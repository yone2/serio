==> flow/design.v <==
`timescale 1ns/1ps
module case_rom(romaddr, t_cmd, t_addr, t_data);
input  [7:0] romaddr;
output [1:0] t_cmd;
output [7:0] t_addr;
output [7:0] t_data;
assign {t_cmd, t_addr, t_data} = rom_table(romaddr);
function [17:0] rom_table;
	input [7:0] addr;
	case (addr)
	8'h00   : rom_table = 18'h1_01_40;
	8'h01   : rom_table = 18'h1_02_60;
	8'h02   : rom_table = 18'h1_03_0a;
	8'h03   : rom_table = 18'h1_0c_00;
	8'h04   : rom_table = 18'h1_0e_61;
	8'h05   : rom_table = 18'h1_0f_4b;
	8'h06   : rom_table = 18'h1_15_00;
	8'h07   : rom_table = 18'h1_16_02;
	8'h08   : rom_table = 18'h1_17_13;
	8'h09   : rom_table = 18'h1_18_01;
	8'h0a   : rom_table = 18'h1_19_02;
	8'h0b   : rom_table = 18'h1_1a_7a;
	8'h0c   : rom_table = 18'h1_1e_07;
	8'h0d   : rom_table = 18'h1_21_02;
	8'h0e   : rom_table = 18'h1_22_91;
	8'h0f   : rom_table = 18'h1_29_07;
	8'h10   : rom_table = 18'h1_32_b6;
	8'h11   : rom_table = 18'h1_33_0b;
	8'h12   : rom_table = 18'h1_34_11;
	8'h13   : rom_table = 18'h1_35_0b;
	8'h14   : rom_table = 18'h1_37_1d;
	8'h15   : rom_table = 18'h1_38_71;
	8'h16   : rom_table = 18'h1_39_2a;
	8'h17   : rom_table = 18'h1_3b_12;
	8'h18   : rom_table = 18'h1_3c_78;
	8'h19   : rom_table = 18'h1_3d_c3;
	8'h1a   : rom_table = 18'h1_3e_00;
	8'h1b   : rom_table = 18'h1_3f_00;
	8'h1c   : rom_table = 18'h1_41_08;  
	8'h1d   : rom_table = 18'h1_41_38;
	8'h1e   : rom_table = 18'h1_43_0a;
	8'h1f   : rom_table = 18'h1_44_f0;
	8'h20   : rom_table = 18'h1_45_34;
	8'h21   : rom_table = 18'h1_46_58;
	8'h22   : rom_table = 18'h1_47_28;
	8'h23   : rom_table = 18'h1_48_3a;
	8'h24   : rom_table = 18'h1_4b_09;
	8'h25   : rom_table = 18'h1_4c_00;
	8'h26   : rom_table = 18'h1_4d_40;
	8'h27   : rom_table = 18'h1_4e_20;
	8'h28   : rom_table = 18'h1_4f_80;
	8'h29   : rom_table = 18'h1_50_80;
	8'h2a   : rom_table = 18'h1_51_00;
	8'h2b   : rom_table = 18'h1_52_22;
	8'h2c   : rom_table = 18'h1_53_5e;
	8'h2d   : rom_table = 18'h1_54_80;
	8'h2e   : rom_table = 18'h1_56_40;
	8'h2f   : rom_table = 18'h1_58_9e;
	8'h30   : rom_table = 18'h1_59_88;
	8'h31   : rom_table = 18'h1_5a_88;
	8'h32   : rom_table = 18'h1_5b_44;
	8'h33   : rom_table = 18'h1_5c_67;
	8'h34   : rom_table = 18'h1_5d_49;
	8'h35   : rom_table = 18'h1_5e_0e;
	8'h36   : rom_table = 18'h1_69_00;
	8'h37   : rom_table = 18'h1_6a_40;
	8'h38   : rom_table = 18'h1_6b_0a;
	8'h39   : rom_table = 18'h1_6c_0a;
	8'h3a   : rom_table = 18'h1_6d_55;
	8'h3b   : rom_table = 18'h1_6e_11;
	8'h3c   : rom_table = 18'h1_6f_9f;
	8'h3d   : rom_table = 18'h1_70_3a;
	8'h3e   : rom_table = 18'h1_71_35;
	8'h3f   : rom_table = 18'h1_72_11;
	8'h40   : rom_table = 18'h1_73_f0;
	8'h41   : rom_table = 18'h1_74_10;
	8'h42   : rom_table = 18'h1_75_05;
	8'h43   : rom_table = 18'h1_76_e1;
	8'h44   : rom_table = 18'h1_77_01;
	8'h45   : rom_table = 18'h1_78_04;
	8'h46   : rom_table = 18'h1_79_01;
	8'h47   : rom_table = 18'h1_8d_4f;
	8'h48   : rom_table = 18'h1_8e_00;
	8'h49   : rom_table = 18'h1_8f_00;
	8'h4a   : rom_table = 18'h1_90_00;
	8'h4b   : rom_table = 18'h1_91_00;
	8'h4c   : rom_table = 18'h1_96_00;
	8'h4d   : rom_table = 18'h1_96_00;
	8'h4e   : rom_table = 18'h1_97_30;
	8'h4f   : rom_table = 18'h1_98_20;
	8'h50   : rom_table = 18'h1_99_30;
	8'h51   : rom_table = 18'h1_9a_00;
	8'h52   : rom_table = 18'h1_9a_84;
	8'h53   : rom_table = 18'h1_9b_29;
	8'h54   : rom_table = 18'h1_9c_03;
	8'h55   : rom_table = 18'h1_9d_4c;
	8'h56   : rom_table = 18'h1_9e_3f;
	8'h57   : rom_table = 18'h1_a2_02;
	8'h58   : rom_table = 18'h1_a4_88;
	8'h59   : rom_table = 18'h1_b0_84;
	8'h5a   : rom_table = 18'h1_b1_0c;
	8'h5b   : rom_table = 18'h1_b2_0e;
	8'h5c   : rom_table = 18'h1_b3_82;
	8'h5d   : rom_table = 18'h1_b8_0a;
	8'h5e   : rom_table = 18'h1_c8_f0;
	8'h5f   : rom_table = 18'h1_c9_60;
	default : rom_table = 18'h1_00_00;
	endcase
endfunction
endmodule
`timescale 1ns/1ps
module sccb_config(
	config_clk, config_reset_n, 
	sccb_div, mcmd, maddr, mdata, 
	scmdaccept, sresp, sdata
);
input         config_clk;
input         config_reset_n;
output  [7:0] sccb_div;
output  [2:0] mcmd;
output [14:0] maddr;
output  [7:0] mdata;
input         scmdaccept;
input   [1:0] sresp;
input   [7:0] sdata;
assign sccb_div = 8'd50;
reg [7:0] r_rom_addr;
reg [2:0] r_mcmd;
reg [7:0] r_maddr;
reg [7:0] r_mdata;
assign mcmd     = {1'b0, r_mcmd};
assign maddr    = {7'b0100001, r_maddr};
assign mdata    = r_mdata;
wire [1:0] w_cmd;
wire [7:0] w_addr;
wire [7:0] w_data;
case_rom case_rom(
	.romaddr(r_rom_addr), 
	.t_cmd(w_cmd),
	.t_addr(w_addr),
	.t_data(w_data)
);
always @ (posedge config_clk or negedge config_reset_n)
	if(~config_reset_n) begin
		r_mcmd     <= #1 2'b00;
		r_maddr    <= #1 8'h00;
		r_mdata    <= #1 8'h00;
	end else begin
		r_mcmd     <= #1 w_cmd;
		r_maddr    <= #1 w_addr;
		r_mdata    <= #1 w_data;
	end
reg [1:0] r_handshake;
always @ (posedge config_clk or negedge config_reset_n)
	if(~config_reset_n) begin
		r_rom_addr  <= #1 8'h00;
		r_handshake <= #1 2'b11;
	end else begin
		if(r_handshake == 2'b00) begin  
			r_handshake <= #1 scmdaccept ? ((sresp == 2'b01) ? 2'b10 : 2'b01) : r_handshake;
		end else if(r_handshake == 2'b01) begin
			r_handshake <= #1 (sresp == 2'b01) ? 2'b10 : r_handshake;
		end else if(r_handshake == 2'b10) begin
			r_handshake <= #1 2'b00;
			r_rom_addr  <= #1 (r_rom_addr == 8'hff) ? r_rom_addr : r_rom_addr + 8'h1;
		end else if(r_handshake == 2'b11) begin
			r_handshake <= #1 2'b00;
		end
	end
endmodule
---- From RTL to reports: sccb_config ----
Tool output for the design above, in the order of the flow.
Line numbers count from 1 in the design file above.
Cell names lack the library's common part.
A cell with -- has no value.
set-up
  top ..................................... sccb_config
  clock port .............................. config_clk
  cell library ............................ sky130hd
  library corner .......................... tt_025C_1v80

---- Word level ----
Counts by Yosys on the flattened word-level netlist (proc, flatten, opt, wreduce; memories kept). Register bits leave out memories and registers merged into their read ports (data or address). Print and check cells are left out. Cells with the same type and inputs are merged into one.
Memory sizes are those after Yosys's memory passes, which may raise the word count (mostly to a power of two), join words into wider ones and drop unused or constant bits.
word-level totals
  register bits ........................... 28
  memory bits (read-only) ................. 2048
  memory cells ............................ 1
  RAM bits ................................ 0
  word width x clocked read ports ......... 0
  bits of input ports ..................... 13
  output and inout port bits .............. 34
  latch bits .............................. 0
  elaborated cells ........................ 29
memories
  name             words  bits a word  read ports  write ports  line  RTL
  (no name shown)  128    16           1           0            10    case (addr)
cells by class
  multipliers ............................. 0
  bitwise gates (word level) .............. 3
  reductions and logical operators ........ 4
  div/mod/pow operators ................... 0
  magnitude comparators ................... 0
  eq/ne operators ......................... 7
  muxes and demuxes ....................... 8
  shift-type cells ........................ 0
  add/sub/neg operators ................... 1
operators by type and width
  cell                                                  count
  two-way mux 18 bit                                    1
  two-way mux 2 bit                                     7
  adder 8 x 1 -> 8 bit (second input constant)          1
  equality test 8 bit (second input constant)           1
  equality test 2 x 1 -> 1 bit (second input constant)  2
  equality test 2 bit (second input constant)           2
  AND reduction 4 bit                                   1
  nonzero test 4 bit                                    1
  NOT 1 bit                                             3
  != test 3 x 2 -> 1 bit (second input constant)        1
  AND reduction 3 bit                                   1
  != test 2 bit (second input constant)                 1
  logical NOT 2 bit                                     1

---- Depth ----
Longest topological path by Yosys (ltp), each cell counted once; first at word level (registers and memories cut), then after technology mapping (sequential cells cut; the memories' decode and read muxes count).
logic depth
  word-level depth ........................ 5
  ABC_AREA ................................ 1
  mapped depth ............................ 12

---- Netlist ----
Yosys stat after the flow's synthesis: flattened, memories mapped to cells. It holds for the ABC_AREA given above (unset counts as 0); a run with the other value may have another netlist.
Totals and module areas in this step are rounded.
cell types
  cell type  count
  dfrtp_1    28
  nand2_1    153
  nand3_1    60
  ha_1       14
  buf_4      21
  nor2_1     40
  a21oi_1    29
  inv_1      31
  o21ai_0    20
  o21ai_1    15
  buf_2      12
  buf_6      5
  o211ai_1   6
  xor2_1     5
  dfstp_2    1
  inv_2      7
  o21ai_2    3
  nand2_2    4
Other cell types: 18; their cells: 26.
mapped netlist
  mapped cells ............................ 480
  buffer cells ............................ 42
  mapped area ............................. 3000 µm²
  sequential area ......................... 730 µm²
  flip-flop cells ......................... 29

---- Timing after synthesis ----
Source: OpenSTA report_checks on the synthesized netlist (no wires, ideal clock, input and output delay 20% of the period each), path of least setup slack; recovery checks are left aside. Register names are those of the netlist, which keeps one name where synthesis merged equal registers.
path after synthesis
  path type ............................... register -> register
  start ................................... reg r_rom_addr[1]
  end ..................................... reg r_mdata[6]
  library setup time ...................... 0.113 ns
  driving pins on the path ................ 12
  arrival time ............................ 1.597 ns
  setup slack ............................. 1.090 ns
  delay of the path ....................... 1.710 ns
  clock period ............................ 2.8 ns
  path buffers ............................ 0
  data required time ...................... 2.687 ns
  period reached after synthesis .......... 1.71 ns
"delay of the path" is the arrival time less input delay plus setup time.
"driving pins on the path": output pins that drive a net of the path, with the launching flip-flop's if there is one; two outputs of one cell count as two.
"period reached after synthesis" = period - worst setup slack (recovery checks aside). The figure is calculated, with input and output delays left at 20% of the set period.
The rows between start and end are the longest chain of elaborated cells between them; the timing report does not say that the signal goes this way. Where chains are equally long, one stands for them.
Each line given opens the expression or statement behind the cell; cells for indexed reads and writes are added by Yosys, which also makes memories of some case tables.
The chain passes a memory read, where the word-level depth is cut; so it can be longer than that depth.
between the ends, after synthesis
  cells stage by stage .................... dfrtp_1 > inv_2 > ha_1 > inv_2 > nand2_1 > nand2_1 > o21ai_1 > nand2_1 > nand2_1 > nand3_1 > nand2_1 > inv_1
  cells in the longest elaborated chain ... 2
  elaborated cells between the ends (all ways) .. 2
  source lines of those cells ............. 1
  those cells by class .................... mux: 1; memory: 1
ends and longest elaborated chain, after synthesis
  what                        line  RTL
  from (decl)                 127   reg [7:0] r_rom_addr;
  from (assign)               156   r_rom_addr <= #1 8'h00;
  from (assign)               165   r_rom_addr <= #1 (r_rom_addr == 8'hff) ? r_rom_addr : r_rom_addr + 8'h1;
  memory read (128 x 16 bit)  10    case (addr)
  two-way mux 18 bit          10
  to (assign)                 147   r_mdata <= #1 8'h00;
  to (assign)                 151   r_mdata <= #1 w_data;
  to (decl)                   130   reg [7:0] r_mdata;

---- Timing after layout ----
Path of least setup slack in the final report of flow run A (OpenROAD, finished layout, wires in). Where an end is a register, its clock arrival counts in the times.
path after layout
  path type ............................... register -> register
  start ................................... reg r_rom_addr[1]
  end ..................................... reg r_maddr[2]
  clock period ............................ 3.92 ns
  arrival time ............................ 2.65 ns
  setup slack ............................. 1.45 ns
  path buffers ............................ 0
  library setup time ...................... 0.11 ns
  driving pins on the path ................ 12
  data required time ...................... 4.09 ns
The rows between start and end are the longest chain of elaborated cells between them; the timing report does not say that the signal goes this way. Where chains are equally long, one stands for them.
The chain passes a memory read, where the word-level depth is cut; so it can be longer than that depth.
between the ends, after layout
  cells stage by stage .................... dfrtp_1 > inv_2 > ha_1 > inv_2 > nand2_1 > nand2_1 > o21ai_1 > nand2_1 > nand2_1 > nand2_1 > nand2_1 > nor2_1
  cells in the longest elaborated chain ... 2
  elaborated cells between the ends (all ways) .. 2
  source lines of those cells ............. 1
  those cells by class .................... mux: 1; memory: 1
ends and longest elaborated chain, after layout
  what                        line  RTL
  from (decl)                 127   reg [7:0] r_rom_addr;
  from (assign)               156   r_rom_addr <= #1 8'h00;
  from (assign)               165   r_rom_addr <= #1 (r_rom_addr == 8'hff) ? r_rom_addr : r_rom_addr + 8'h1;
  memory read (128 x 16 bit)  10    case (addr)
  two-way mux 18 bit          10
  to (assign)                 146   r_maddr <= #1 8'h00;
  to (assign)                 150   r_maddr <= #1 w_addr;
  to (decl)                   129   reg [7:0] r_maddr;

==> results <==
Measured data: module sccb_config, platform sky130hd, 2 stored runs of the flow under differing settings, order arbitrary. Input and output delays are each 20% of the period that was set; the output load is 0.01 pF.
By "period reached" is meant the clock period of the run minus its worst setup slack. This is arithmetic on one report: input and output delays are still those of the set period (20% each).
"time on the worst setup path" = time allowed to the worst setup path (clock period - input delay - output delay, where it has them) - its slack; a late launch clock adds to it, a late capture clock takes from it.
"power consumption" is the tool's figure for a default switching activity; nothing was simulated.
The results are shown rounded.

======== flow run A ========
==> flow/run.sh <==
#!/bin/bash
# the make line also repeats the synthesis and layout settings of config.mk as NAME=value (left out here)
make -C /OpenROAD-flow-scripts/flow DESIGN_CONFIG=/design/flow/config.mk WORK_HOME=/design/flow/orfs CLKGATE_MAP_FILE= finish
==> flow/config.mk <==
export PLATFORM = sky130hd
export DESIGN_NAME = sccb_config
export DESIGN_NICKNAME = sccb_config
export VERILOG_FILES = /design/flow/design.v
export SDC_FILE = /design/flow/constraint.sdc
export NUM_CORES = 4
export LEC_CHECK = 0
export ABC_AREA = 1
export CAP_MARGIN = 40
export CELL_PAD_IN_SITES_DETAIL_PLACEMENT = 0
export CORE_ASPECT_RATIO = 0.51
export CORE_MARGIN = 6
export CORE_UTILIZATION = 25
export MAX_ROUTING_LAYER = met4
export PLACE_DENSITY_LB_ADDON = 0.25
export SLEW_MARGIN = 20
export TNS_END_PERCENT = 100
==> flow/constraint.sdc <==
create_clock -name core_clock -period 3.92 [get_ports {config_clk}]
set_input_delay 0.7840 -clock core_clock [delete_from_list [all_inputs] [get_ports {config_clk}]]
set_output_delay 0.7840 -clock core_clock [all_outputs]
set_load 0.01 [all_outputs]

-------- measured, flow run A --------
  total die area .......................... 15000 µm²
  cell area after synthesis ............... 3000 µm²
  area of the standard cells in the finished layout .. 3400 µm²
  time on the worst setup path ............ 2.47 ns
  worst setup path kind ................... register -> register
  worst setup slack after layout .......... 1.4 ns
  final worst hold slack .................. 0.52 ns
  period reached .......................... 2.475 ns
  utilization in the final report ......... 30%
  post-route setup TNS .................... 0.000 ns
  power consumption ....................... 1600 uW

======== flow run B ========
==> flow/run.sh <==
#!/bin/bash
# the make line also repeats the synthesis and layout settings of config.mk as NAME=value (left out here)
make -C /OpenROAD-flow-scripts/flow DESIGN_CONFIG=/design/flow/config.mk WORK_HOME=/design/flow/orfs CLKGATE_MAP_FILE= finish
==> flow/config.mk <==
export PLATFORM = sky130hd
export DESIGN_NAME = sccb_config
export DESIGN_NICKNAME = sccb_config
export VERILOG_FILES = /design/flow/design.v
export SDC_FILE = /design/flow/constraint.sdc
export NUM_CORES = 4
export LEC_CHECK = 0
export CAP_MARGIN = 20
export CELL_PAD_IN_SITES_DETAIL_PLACEMENT = 2
export CORE_MARGIN = 4
export CORE_UTILIZATION = 40
export CTS_CLUSTER_DIAMETER = 82
export GPL_ROUTABILITY_DRIVEN = 0
export GPL_TIMING_DRIVEN = 0
export HOLD_SLACK_MARGIN = 0.1
export MAX_ROUTING_LAYER = met4
export PLACE_DENSITY_LB_ADDON = 0.03
export SLEW_MARGIN = 20
export TNS_END_PERCENT = 55
==> flow/constraint.sdc <==
create_clock -name core_clock -period 5.2 [get_ports {config_clk}]
set_input_delay 1.0400 -clock core_clock [delete_from_list [all_inputs] [get_ports {config_clk}]]
set_output_delay 1.0400 -clock core_clock [all_outputs]
set_load 0.01 [all_outputs]

-------- measured, flow run B --------
  cell area after synthesis ............... 3100 µm²
  power consumption ....................... 1600 uW
  post-route setup TNS .................... 0.000 ns
  period reached .......................... 3.995 ns
  final worst hold slack .................. 0.48 ns
  worst setup slack after layout .......... 1.2 ns
  area of the standard cells in the finished layout .. 3700 µm²
  total die area .......................... 9400 µm²
  time on the worst setup path ............ 3.99 ns
  worst setup path kind ................... register -> register
  utilization in the final report ......... 48%
